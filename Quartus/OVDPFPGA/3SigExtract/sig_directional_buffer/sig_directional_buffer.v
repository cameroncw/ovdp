==> flow/design.v <==
module sig_directional_buffer #(
    parameter DEPTH = 8
)(
    input  wire        clk,
    input  wire        reset_n,
    input  wire        dir,             
    input  wire [31:0] sig_time,
    input  wire        sig_rise,
    input  wire        sig_fall,
    output wire [31:0] latest_time,
    output wire        latest_valid,
    output wire        latest_is_rise,
    output wire        latest_is_ltr
);
    reg [31:0] buf_ltr [0:DEPTH-1];
    reg [31:0] buf_rtl [0:DEPTH-1];
    reg        flag_ltr [0:DEPTH-1];   
    reg        flag_rtl [0:DEPTH-1];
    reg [2:0] ptr_ltr = 0;
    reg [2:0] ptr_rtl = 0;
    always @(posedge clk) begin
        if (!reset_n) begin
            ptr_ltr <= 0;
            ptr_rtl <= 0;
        end else begin
            if (sig_rise || sig_fall) begin
                if (!dir) begin
                    buf_ltr[ptr_ltr] <= sig_time;
                    flag_ltr[ptr_ltr] <= sig_rise;
                    ptr_ltr <= ptr_ltr + 1;
                end else begin
                    buf_rtl[ptr_rtl] <= sig_time;
                    flag_rtl[ptr_rtl] <= sig_rise;
                    ptr_rtl <= ptr_rtl + 1;
                end
            end
        end
    end
    assign latest_time     = (!dir) ? buf_ltr[(ptr_ltr-1) & 3'b111] : buf_rtl[(ptr_rtl-1) & 3'b111];
    assign latest_is_rise  = (!dir) ? flag_ltr[(ptr_ltr-1) & 3'b111] : flag_rtl[(ptr_rtl-1) & 3'b111];
    assign latest_is_ltr   = ~dir;
    assign latest_valid    = ((ptr_ltr != 0) || (ptr_rtl != 0));
endmodule
# == Step by step through the tools: sig_directional_buffer ==
# Tool output for the design above, in the order of the flow.
# Line numbers count from 1 in the design file above.
# Library cell names are shortened.
# Not given: --
# inputs
design,sig_directional_buffer
clock,clk
library,sky130hd
corner,tt_025C_1v80

# == Word-level counts ==
# Source: Yosys, flattened and elaborated, memories not mapped. Widths are those after wreduce. Registers that Yosys merges into a memory's read port (data or address) are not register bits. Print and check cells do not count. Equal cells are merged and count once.
# Memory sizes are those after Yosys's memory passes, which may raise the word count (mostly to a power of two), join words into wider ones and drop unused or constant bits.
# op_classes
add_sub_neg,4
mux,26
bitwise,1
reduce_logical,6
# op_table
op,n
two-way mux 32 bit,7
two-way mux 3 bit,6
two-way mux 1 bit,13
adder 3 x 1 -> 3 bit (second input constant),2
subtractor 3 x 1 -> 3 bit (second input constant),2
nonzero test 3 bit,2
AND reduction 2 bit,2
logical OR 1 bit,2
inverter 1 bit,1
# bits
regBits,6
ramBits,528
mem_count,4
input_bits,37
output_inout_bits,35
elab_cells,43
# memory_table
memory,words,width,rd,write_ports,line,source
buf_ltr,8,32,1,1,15,reg [31:0] buf_ltr [0:DEPTH-1];
buf_rtl,8,32,1,1,16,reg [31:0] buf_rtl [0:DEPTH-1];
flag_ltr,8,1,1,1,17,reg        flag_ltr [0:DEPTH-1];
flag_rtl,8,1,1,1,18,reg        flag_rtl [0:DEPTH-1];

# == Logic depth ==
# Depth = most cells in a row (Yosys ltp): at word level without a register or memory, in the mapped netlist without a sequential cell, where the memories' decode and read muxes count.
# depth
ltp_word,3
abc_area,1
ltp_mapped,11
ltp_nobuf,7

# == Netlist ==
# Source: synth_stat.txt of the flow (Yosys; design flattened, memories mapped). It holds for the ABC_AREA given above (unset counts as 0); a run with the other value may have another netlist.
# types
cell_type,n,area_total_um2
edfxtp_1,528,1.59E+04
nand2_1,706,2.65E+03
nand3_1,398,1991.91
inv_1,408,1.53E+03
buf_2,56,280.269
dfxtp_1,6,120.115
clkbuf_1,28,105.101
buf_4,12,90.086
ha_1,6,75.072
buf_1,14,52.55
nor3_1,10,50.048
nor2_1,10,37.536
o21ai_0,6,30.029
a21oi_1,4,20.019
inv_2,3,11.261
o21ai_1,2,10.01
# synth_totals
stdcells,2197
yosys_area_mm2,0.0229107
seq_area_mm2,0.0159753
flip_flops,534
n_buf,110

# == Timing after synthesis ==
# Source: OpenSTA report_checks on the synthesized netlist (no wires, ideal clock, input and output delay 20% of the period each), path of least setup slack; recovery checks are left aside. Register names are those of the netlist, which keeps one name where synthesis merged equal registers.
# synth_path
path_type,input to register
startpoint,in dir
endpoint,mem buf_ltr[0][0]
clock_period_ps,6750
input_delay_ps,1350
setup_time_ps,465
t_first_pin_ps,1350
t_arrival_ps,4188
t_required_ps,6285
slack_ps,2098
delay_ps,3303
path_stages,6
n_path_buf,1
synth_period_reached_ps,4652
# "delay_ps" is the arrival time less input delay plus setup time.
# "path_stages": output pins that drive a net of the path, with the launching flip-flop's if there is one; two outputs of one cell count as two.
# "synth_period_reached_ps" = period - worst setup slack (recovery checks aside). The figure is calculated, with input and output delays left at 20% of the set period.
# Between the ends stands the longest chain of elaborated cells between them, by number of cells; it is not shown to be the way that was timed. Of several equally long chains one is given.
# A line is the first line of the expression or statement that the cell stems from. Yosys adds cells for indexed reads and writes and turns some case tables into memories.
# The path ends at the enable pin of a flip-flop; only ways to that pin are counted.
# synth_between
cell_sequence,buf_2 -> inv_2 -> o21ai_1 -> inv_1 -> nand2_1 -> nor3_1
elab_chain_cells,3
cone_cells,6
lines_between,3
cone_classes,6 x mux
# synth_rtl
item,line,source
start: declaration,6,"input  wire        dir,"
two-way mux 3 bit,27,if (!dir) begin
two-way mux 3 bit,26,if (sig_rise || sig_fall) begin
two-way mux 3 bit,22,if (!reset_n) begin
end: declaration,15,reg [31:0] buf_ltr [0:DEPTH-1];

# == Worst path after layout ==
# Path of least setup slack in the final report of flow run 1 (OpenROAD, finished layout, wires in). Where an end is a register, its clock arrival counts in the times.
# The report prints the path's times to 10 ps; the period is as set.
# layout_path
path_type,register to output
startpoint,reg ptr_rtl[0]
endpoint,out latest_time[24]
clock_period_ps,5150
t_first_pin_ps,610
t_arrival_ps,3920
t_required_ps,4120
slack_ps,200
path_stages,9
n_path_buf,2
# Between the ends stands the longest chain of elaborated cells between them, by number of cells; it is not shown to be the way that was timed. Of several equally long chains one is given.
# A memory read counts as a cell of the chain, while the word-level depth stops at memories.
# layout_between
cell_sequence,dfxtp_4 -> inv_4 -> ha_2 -> buf_4 -> nand3_1 -> nand3_1 -> nand3_1 -> nand2_1 -> clkdlybuf4s50_1
elab_chain_cells,3
cone_cells,3
cone_classes,1 x add/sub; 1 x mux; 1 x memory
# layout_rtl
item,line,source
start: declaration,20,reg [2:0] ptr_rtl = 0;
start: assignment,24,ptr_rtl <= 0;
start: assignment,34,ptr_rtl <= ptr_rtl + 1;
subtractor 3 x 1 -> 3 bit,39,assign latest_time     = (!dir) ? buf_ltr[(ptr_ltr-1) & 3'b111] : buf_rtl[(ptr_rtl-1) & 3'b111];
memory read (8 x 32 bit),16,reg [31:0] buf_rtl [0:DEPTH-1];
two-way mux 32 bit,39,
end: declaration,10,"output wire [31:0] latest_time,"

# Design sig_directional_buffer on sky130hd. What follows are 2 stored runs of the flow, each under its own settings; their order means nothing. The constraints put input and output delay at 20% of the set period each and load the outputs with 0.01 pF.
# "period_reached_ps" means the clock period less the worst setup slack. The figure is calculated, with input and output delays left at 20% of the set period.
# By "critical_path_time_ps" is meant the share of the clock period that the worst setup path is allowed (20% is reserved at inputs, 20% at outputs), minus its slack. Clock arrival times at its registers enter into it.
# "fin_power_uw" is the tool's figure for a default switching activity; nothing was simulated.
# "critical_path_time_ps" is known to 10 ps.
# A setting shown as -- is not set for that run.
stored run,period_ns,CORE_UTILIZATION,PLACE_DENSITY,CORE_ASPECT_RATIO,CORE_MARGIN,ABC_AREA,CTS_CLUSTER_SIZE,CTS_CLUSTER_DIAMETER,CAP_MARGIN,SLEW_MARGIN,post_synth_area_mm2,design_die_area_mm2,post_route_stdcell_area_mm2,util_frac,setup_worst_slack_ps,final_setup_tns_ps,ws_hold_ps,fin_power_uw,period_reached_ps,critical_path_time_ps,worst_path_kind
flow run 1,5.15,66,0.5,0.9,5,1,97,320,30,20,0.0229107,0.0385453,0.0245198,0.719,205,0,614,7441,4945,3920,register to output
flow run 2,5.08,40,--,--,2,--,--,--,20,20,0.0202119,0.0523449,0.0237866,0.475,506,0,600,9965,4574,3560,register to output
