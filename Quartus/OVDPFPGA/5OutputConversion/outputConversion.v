==> flow/design.v <==
module coeff_rom (
    input wire [3:0] phase,       
    input wire [2:0] tap_index,   
    output reg signed [15:0] coeff
);
    always @(*) begin
        case (phase)
            4'd0: case (tap_index)
                0: coeff = 16'sd218;   1: coeff = -379;   2: coeff = -2418;  3: coeff = 9643;
                4: coeff = 20288;      5: coeff = 6490;   6: coeff = -953;   7: coeff = -120;
            endcase
            4'd1: case (tap_index)
                0: coeff = 216;    1: coeff = -483;   2: coeff = -2134;  3: coeff = 10584;
                4: coeff = 19996;  5: coeff = 5695;   6: coeff = -1022;  7: coeff = -84;
            endcase
            4'd2: case (tap_index)
                0: coeff = 211;    1: coeff = -582;   2: coeff = -1810;  3: coeff = 11502;
                4: coeff = 19642;  5: coeff = 4927;   6: coeff = -1072;  7: coeff = -49;
            endcase
            4'd3: case (tap_index)
                0: coeff = 203;    1: coeff = -676;   2: coeff = -1447;  3: coeff = 12394;
                4: coeff = 19229;  5: coeff = 4185;   6: coeff = -1104;  7: coeff = -16;
            endcase
            4'd4: case (tap_index)
                0: coeff = 193;    1: coeff = -764;   2: coeff = -1045;  3: coeff = 13257;
                4: coeff = 18758;  5: coeff = 3472;   6: coeff = -1119;  7: coeff = 16;
            endcase
            4'd5: case (tap_index)
                0: coeff = 179;    1: coeff = -844;   2: coeff = -605;   3: coeff = 14088;
                4: coeff = 18233;  5: coeff = 2790;   6: coeff = -1119;  7: coeff = 46;
            endcase
            4'd6: case (tap_index)
                0: coeff = 163;    1: coeff = -917;   2: coeff = -128;   3: coeff = 14884;
                4: coeff = 17656;  5: coeff = 2139;   6: coeff = -1103;  7: coeff = 74;
            endcase
            4'd7: case (tap_index)
                0: coeff = 145;    1: coeff = -980;   2: coeff = 386;    3: coeff = 15641;
                4: coeff = 17030;  5: coeff = 1520;   6: coeff = -1074;  7: coeff = 100;
            endcase
            4'd8: case (tap_index)
                0: coeff = 124;    1: coeff = -1033;  2: coeff = 936;    3: coeff = 16357;
                4: coeff = 16357;  5: coeff = 936;    6: coeff = -1033;  7: coeff = 124;
            endcase
            4'd9: case (tap_index)
                0: coeff = 100;    1: coeff = -1074;  2: coeff = 1520;   3: coeff = 17030;
                4: coeff = 15641;  5: coeff = 386;    6: coeff = -980;   7: coeff = 145;
            endcase
            4'd10: case (tap_index)
                0: coeff = 74;     1: coeff = -1103;  2: coeff = 2139;   3: coeff = 17656;
                4: coeff = 14884;  5: coeff = -128;   6: coeff = -917;   7: coeff = 163;
            endcase
            4'd11: case (tap_index)
                0: coeff = 46;     1: coeff = -1119;  2: coeff = 2790;   3: coeff = 18233;
                4: coeff = 14088;  5: coeff = -605;   6: coeff = -844;   7: coeff = 179;
            endcase
            4'd12: case (tap_index)
                0: coeff = 16;     1: coeff = -1119;  2: coeff = 3472;   3: coeff = 18758;
                4: coeff = 13257;  5: coeff = -1045;  6: coeff = -764;   7: coeff = 193;
            endcase
            4'd13: case (tap_index)
                0: coeff = -16;    1: coeff = -1104;  2: coeff = 4185;   3: coeff = 19229;
                4: coeff = 12394;  5: coeff = -1447;  6: coeff = -676;   7: coeff = 203;
            endcase
            4'd14: case (tap_index)
                0: coeff = -49;    1: coeff = -1072;  2: coeff = 4927;   3: coeff = 19642;
                4: coeff = 11502;  5: coeff = -1810;  6: coeff = -582;   7: coeff = 211;
            endcase
            4'd15: case (tap_index)
                0: coeff = -84;    1: coeff = -1022;  2: coeff = 5695;   3: coeff = 19996;
                4: coeff = 10584;  5: coeff = -2134;  6: coeff = -483;   7: coeff = 216;
            endcase
            default: coeff = 16'sd0;
        endcase
    end
endmodule
module output_conversion (
    input  wire        clk,
    input  wire        reset_n,
    input  wire signed [15:0] sample_L,
    input  wire               valid_L,
    input  wire signed [15:0] sample_R,
    input  wire               valid_R,
    input  wire [7:0]  volume,
    input  wire        mute,
    output reg signed [15:0] out_L,
    output reg signed [15:0] out_R,
    output reg               valid_out
);
    wire signed [15:0] up_L, up_R;
    wire valid_up_L, valid_up_R;
    polyphase_upsampler up_left (
        .clk(clk),
        .reset_n(reset_n),
        .in_sample(sample_L),
        .valid_in(valid_L),
        .out_sample(up_L),
        .valid_out(valid_up_L)
    );
    polyphase_upsampler up_right (
        .clk(clk),
        .reset_n(reset_n),
        .in_sample(sample_R),
        .valid_in(valid_R),
        .out_sample(up_R),
        .valid_out(valid_up_R)
    );
    wire signed [23:0] scaled_L = (mute) ? 24'sd0 : (up_L * volume);
    wire signed [23:0] scaled_R = (mute) ? 24'sd0 : (up_R * volume);
    always @(posedge clk) begin
        if (!reset_n) begin
            out_L <= 0;
            out_R <= 0;
            valid_out <= 0;
        end else if (valid_up_L && valid_up_R) begin
            out_L <= scaled_L >>> 8;
            out_R <= scaled_R >>> 8;
            valid_out <= 1;
        end else begin
            valid_out <= 0;
        end
    end
endmodule
module polyphase_upsampler (
    input wire clk,
    input wire reset_n,
    input wire signed [15:0] in_sample,
    input wire               valid_in,      
    output reg signed [15:0] out_sample,
	 output reg valid_out
);
    parameter UPSAMPLE_NUM = 274;
    parameter UPSAMPLE_DEN = 170;  
    reg [15:0] phase_accum = 0;
    wire [3:0] phase_index = phase_accum[15:12];  
    reg signed [15:0] sample_buf [0:7];
    reg [2:0] wr_ptr = 0;
    wire signed [15:0] coeff;
    reg [2:0] tap_index;
    coeff_rom coeffs (
        .phase(phase_index),
        .tap_index(tap_index),
        .coeff(coeff)
    );
    reg signed [31:0] acc = 0;
    reg [2:0] mac_ptr = 0;
    reg [2:0] rd_index = 0;
    reg signed [15:0] sample_val;
    reg mac_active = 0;
    always @(posedge clk) begin
			valid_out <= 0;
        if (!reset_n) begin
            wr_ptr <= 0;
            mac_ptr <= 0;
            phase_accum <= 0;
            mac_active <= 0;
            acc <= 0;
            out_sample <= 0;
        end else begin
            if (valid_in) begin
                sample_buf[wr_ptr] <= in_sample;
                wr_ptr <= wr_ptr + 1;
                phase_accum <= phase_accum + UPSAMPLE_NUM;
            end
            if (!mac_active && (phase_accum >= UPSAMPLE_DEN)) begin
                mac_active <= 1;
                mac_ptr <= 0;
                acc <= 0;
            end
            if (mac_active) begin
                tap_index <= mac_ptr;
                rd_index <= wr_ptr - mac_ptr - 1;
                sample_val <= sample_buf[rd_index & 3'b111];
                acc <= acc + sample_val * coeff;
                mac_ptr <= mac_ptr + 1;
                if (mac_ptr == 7) begin
							valid_out <= 1;
							mac_active <= 0;
							out_sample <= acc[30:15];   
							phase_accum <= phase_accum - UPSAMPLE_DEN;
                end
            end
        end
    end
endmodule
# From RTL to reports: output_conversion
# Tool output for the design above, in the order of the flow.
# Line numbers count from 1 in the design file above.
# Cell names lack the library's common part.
# A cell with n/a has no value.
# inputs
design	output_conversion
clock	clk
library	sky130hd
corner	tt_025C_1v80

# Elaborated design
# Counts by Yosys on the flattened word-level netlist (proc, flatten, opt, wreduce; memories kept). Print and check cells are left out.
# Memory sizes are those after Yosys's memory passes, which may raise the word count (mostly to a power of two), join words into wider ones and drop unused or constant bits.
# word_totals
rom_bits	4080
out_inout_bits	33
latchBits	0
ramBits	256
wordCells	191
regBits	189
n_memories	34
inputBits	45
clocked_rd_ports_x_width	542
# classes
eq_ne	32
n_cmp	2
mux	71
n_addsub	14
n_mul	4
shift	0
n_logic	0
div_mod_pow	0
n_reduce_logical	13
# memory_table
name	size	word_bits	rd	write_ports	line	rtl
(name not given)	8	16	1	0	8	4'd0: case (tap_index)
(name not given)	8	16	1	0	12	4'd1: case (tap_index)
(name not given)	8	16	1	0	16	4'd2: case (tap_index)
(name not given)	8	16	1	0	20	4'd3: case (tap_index)
(name not given)	8	16	1	0	24	4'd4: case (tap_index)
(name not given)	8	16	1	0	28	4'd5: case (tap_index)
# Memories not listed: 28.
# op_table
op	n
16-bit by 16-bit multiplier with 32-bit output	2
16-bit case mux with 16-bit select	2
16-bit by 8-bit multiplier with 24-bit output	2
16-bit 2-to-1 mux	10
32-bit 2-to-1 mux	4
3-bit 2-to-1 mux	40
32-bit adder	2
4-bit equality test (second input constant)	16
24-bit 2-to-1 mux	2
16-bit by 8-bit subtractor with 16-bit output (second input constant)	2
16-bit by 8-bit >= comparator with 1-bit output (second input constant)	2
16-bit by 9-bit adder with 16-bit output (second input constant)	2
4-bit by 3-bit equality test with 1-bit output (second input constant)	8
4-bit by 2-bit equality test with 1-bit output (second input constant)	4
1-bit 2-to-1 mux	13
3-bit by 1-bit adder with 3-bit output (second input constant)	4
2-bit AND reduction	4
4-bit by 1-bit equality test with 1-bit output (second input constant)	2
4-bit logical NOT	2
3-bit by 1-bit subtractor with 3-bit output (second input constant)	2
3-bit subtractor	2
3-bit equality test (second input constant)	2
2-bit nonzero test	2
1-bit logical AND	3
1-bit logical NOT	2

# Depth
# Yosys ltp: most cells in a row. Word level: on the elaborated netlist, between registers, memories and ports. Mapped: between sequential cells and ports; inverters and the memories' decode and read muxes count.
# depth
depth_word	5
abc_area	0
ltp_mapped	34

# Synthesis result
# The flow's flattened synthesis, as Yosys stat reports it; memories are mapped. The netlist is that of the ABC_AREA named above (0 if unset); the other value can give another one.
# The area totals of this step are shown rounded.
# synth_totals
buffers	265
seq_area_um2	17900
flip_flops	743
stdcells	5487
area_um2	57200
# by_type
type	n	area_total_um2
fa_1	738	1.48E+04
edfxtp_1	300	9008.64
dfxtp_1	443	8.87E+03
ha_1	306	3.83E+03
inv_1	888	3.33E+03
and2_1	403	2.52E+03
nand2_1	575	2158.32
mux4_2	67	1.51E+03
nor2_1	279	1.05E+03
xnor2_1	84	735.706
a21oi_1	139	695.667
clkbuf_1	180	675.648
nor2b_1	107	669.392
mux2_2	56	630.605
a22o_1	61	534.262
o21ai_0	104	520.499
a22oi_1	68	510.49
xor2_1	47	411.645
# Not listed: further types 83, cells in them 642.
# The figures by module come from a second, unflattened synthesis with its own total; it is not the netlist above.
# unflattened
cells_unflattened	5429
area_unflattened_um2	53000
# Rows give one instance, submodules left out.
# modules
module	n_cells	area_um2	mod_seq_area_um2	instances
polyphase_upsampler	1696	19000	5910	2
output_conversion	1033	8980	661	1
coeff_rom	502	3060	0.0	2

# Timing after synthesis
# OpenSTA on the mapped netlist: ideal clock, no wires. The path of least setup slack (recovery checks aside). Input and output delay are each 20% of the period. Register names are those of the netlist, which keeps one name where synthesis merged equal registers.
# synth_path
path_type	register -> register
from	register up_right.phase_accum[13]
to	register up_right.acc[29]
arrival_ns	7.296
n_path_buf	6
setup_slack_ns	-0.382
setup_time_ns	0.126
path_delay_ns	7.422
period_ns	7.04
stages	31
t_required_ns	6.914
synth_period_reached_ns	7.422
# "path_delay_ns" = arrival - input delay + setup time.
# "stages": output pins that drive a net of the path, with the launching flip-flop's if there is one; two outputs of one cell count as two.
# "synth_period_reached_ns" is the clock period less the worst setup slack; recovery checks do not enter. This is arithmetic on one report: input and output delays are still those of the set period (20% each).
# Between the ends stands the longest chain of elaborated cells between them, by number of cells; it is not shown to be the way that was timed. Of several equally long chains one is given.
# A line is the first line of the expression or statement that the cell stems from. Yosys adds cells for indexed reads and writes and turns some case tables into memories.
# A register here has more assigning lines than the two given.
# synth_via
path_cell_list	dfxtp_1 -> buf_6 -> buf_4 -> buf_2 -> buf_4 -> buf_2 -> nand3_1 -> a31oi_1 -> nor3_1 -> nor2_1 -> clkbuf_1 -> nand2_1 -> fa_1 -> inv_1 -> fa_1 -> fa_1 -> fa_1 -> fa_1 -> inv_1 -> fa_1 -> inv_1 -> ha_1 -> and2_1 -> or2_2 -> a21o_1 -> a21oi_1 -> inv_1 -> a21o_1 -> a31oi_1 -> mux2i_1 -> o21ai_1
elab_chain_cells	5
cone_cells	24
classes_between	add/sub (1); mul (1); compare (1); eq/ne (15); mux (3); reduce/logical (3)
# synth_lines
item	line	rtl
start, declared	133	reg [15:0] phase_accum = 0;
start, assigned	162	phase_accum <= phase_accum + UPSAMPLE_NUM;
start, assigned	179	phase_accum <= phase_accum - UPSAMPLE_DEN;
4-bit equality test	7	case (phase)
16-bit case mux with 16-bit select	7
16-bit by 16-bit multiplier with 32-bit output	173	acc <= acc + sample_val * coeff;
32-bit adder	173
32-bit 2-to-1 mux	169	if (mac_active) begin
end, assigned	167	acc <= 0;
end, assigned	173
end, declared	144	reg signed [31:0] acc = 0;

# Timing after layout
# Path of least setup slack in the final report of stored run 1 (OpenROAD, finished layout, wires in). Where an end is a register, its clock arrival counts in the times.
# layout_path
path_type	register -> register
from	register up_left.phase_accum[12]
to	register up_left.acc[27]
arrival_ns	9.54
n_path_buf	0
t_required_ns	9.94
setup_time_ns	0.08
period_ns	9.31
setup_slack_ns	0.40
stages	24
# Between the ends stands the longest chain of elaborated cells between them, by number of cells; it is not shown to be the way that was timed. Of several equally long chains one is given.
# A register here has more assigning lines than the two given.
# layout_via
path_cell_list	dfxtp_2 -> and2_1 -> a221oi_1 -> a21oi_1 -> nor3_1 -> a31oi_1 -> o22a_1 -> nand2_1 -> fa_1 -> inv_1 -> fa_1 -> fa_1 -> fa_1 -> fa_1 -> inv_1 -> fa_1 -> inv_1 -> ha_1 -> nand3_1 -> or3_1 -> o31ai_1 -> o21ai_0 -> and3_1 -> o31ai_1
elab_chain_cells	5
cone_cells	24
classes_between	add/sub (1); mul (1); compare (1); eq/ne (15); mux (3); reduce/logical (3)
# layout_lines
item	line	rtl
start, declared	133	reg [15:0] phase_accum = 0;
start, assigned	162	phase_accum <= phase_accum + UPSAMPLE_NUM;
start, assigned	179	phase_accum <= phase_accum - UPSAMPLE_DEN;
4-bit equality test	7	case (phase)
16-bit case mux with 16-bit select	7
16-bit by 16-bit multiplier with 32-bit output	173	acc <= acc + sample_val * coeff;
32-bit adder	173
32-bit 2-to-1 mux	169	if (mac_active) begin
end, assigned	167	acc <= 0;
end, assigned	173
end, declared	144	reg signed [31:0] acc = 0;

# Flow measurements of output_conversion on sky130hd: 2 stored runs with different settings, listed in no order. Input and output delays are each 20% of the period that was set; the output load is 0.01 pF.
# "timing.achieved_period_ns" = clock period - worst setup slack. The figure is calculated, with input and output delays left at 20% of the set period.
# "worstPathTime_ns" = time allowed to the worst setup path (clock period - input delay - output delay, where it has them) - its slack; a late launch clock adds to it, a late capture clock takes from it.
# Results are given in rounded form.
# A setting shown as n/a is not set for that run.
run	period_ns	CORE_UTILIZATION	SETUP_SLACK_MARGIN	PLACE_DENSITY	CORE_ASPECT_RATIO	CELL_PAD_IN_SITES_DETAIL_PLACEMENT	CTS_CLUSTER_SIZE	CTS_CLUSTER_DIAMETER	CAP_MARGIN	CORE_MARGIN	SLEW_MARGIN	ABC_AREA	GPL_TIMING_DRIVEN	MIN_ROUTING_LAYER	ys_area_um2	die_area_um2	final_stdcell_area_um2	utilization_pct	fin_ws_ns	setupTns_ns	fin_hold_ws_ns	timing.achieved_period_ns	worstPathTime_ns	critical_path_kind
stored run 1	9.31	15	-0.35	0.45	0.63	1	21	334	15	2	20	n/a	n/a	n/a	57200	386000	65300	17.3	0.405	0.000	0.461	8.905	8.91	register -> register
stored run 2	5.87	51	n/a	n/a	n/a	n/a	n/a	n/a	20	4	35	1	0	met1	57500	118000	69900	62.8	-1.20	-42.0	0.466	7.066	7.07	register -> register
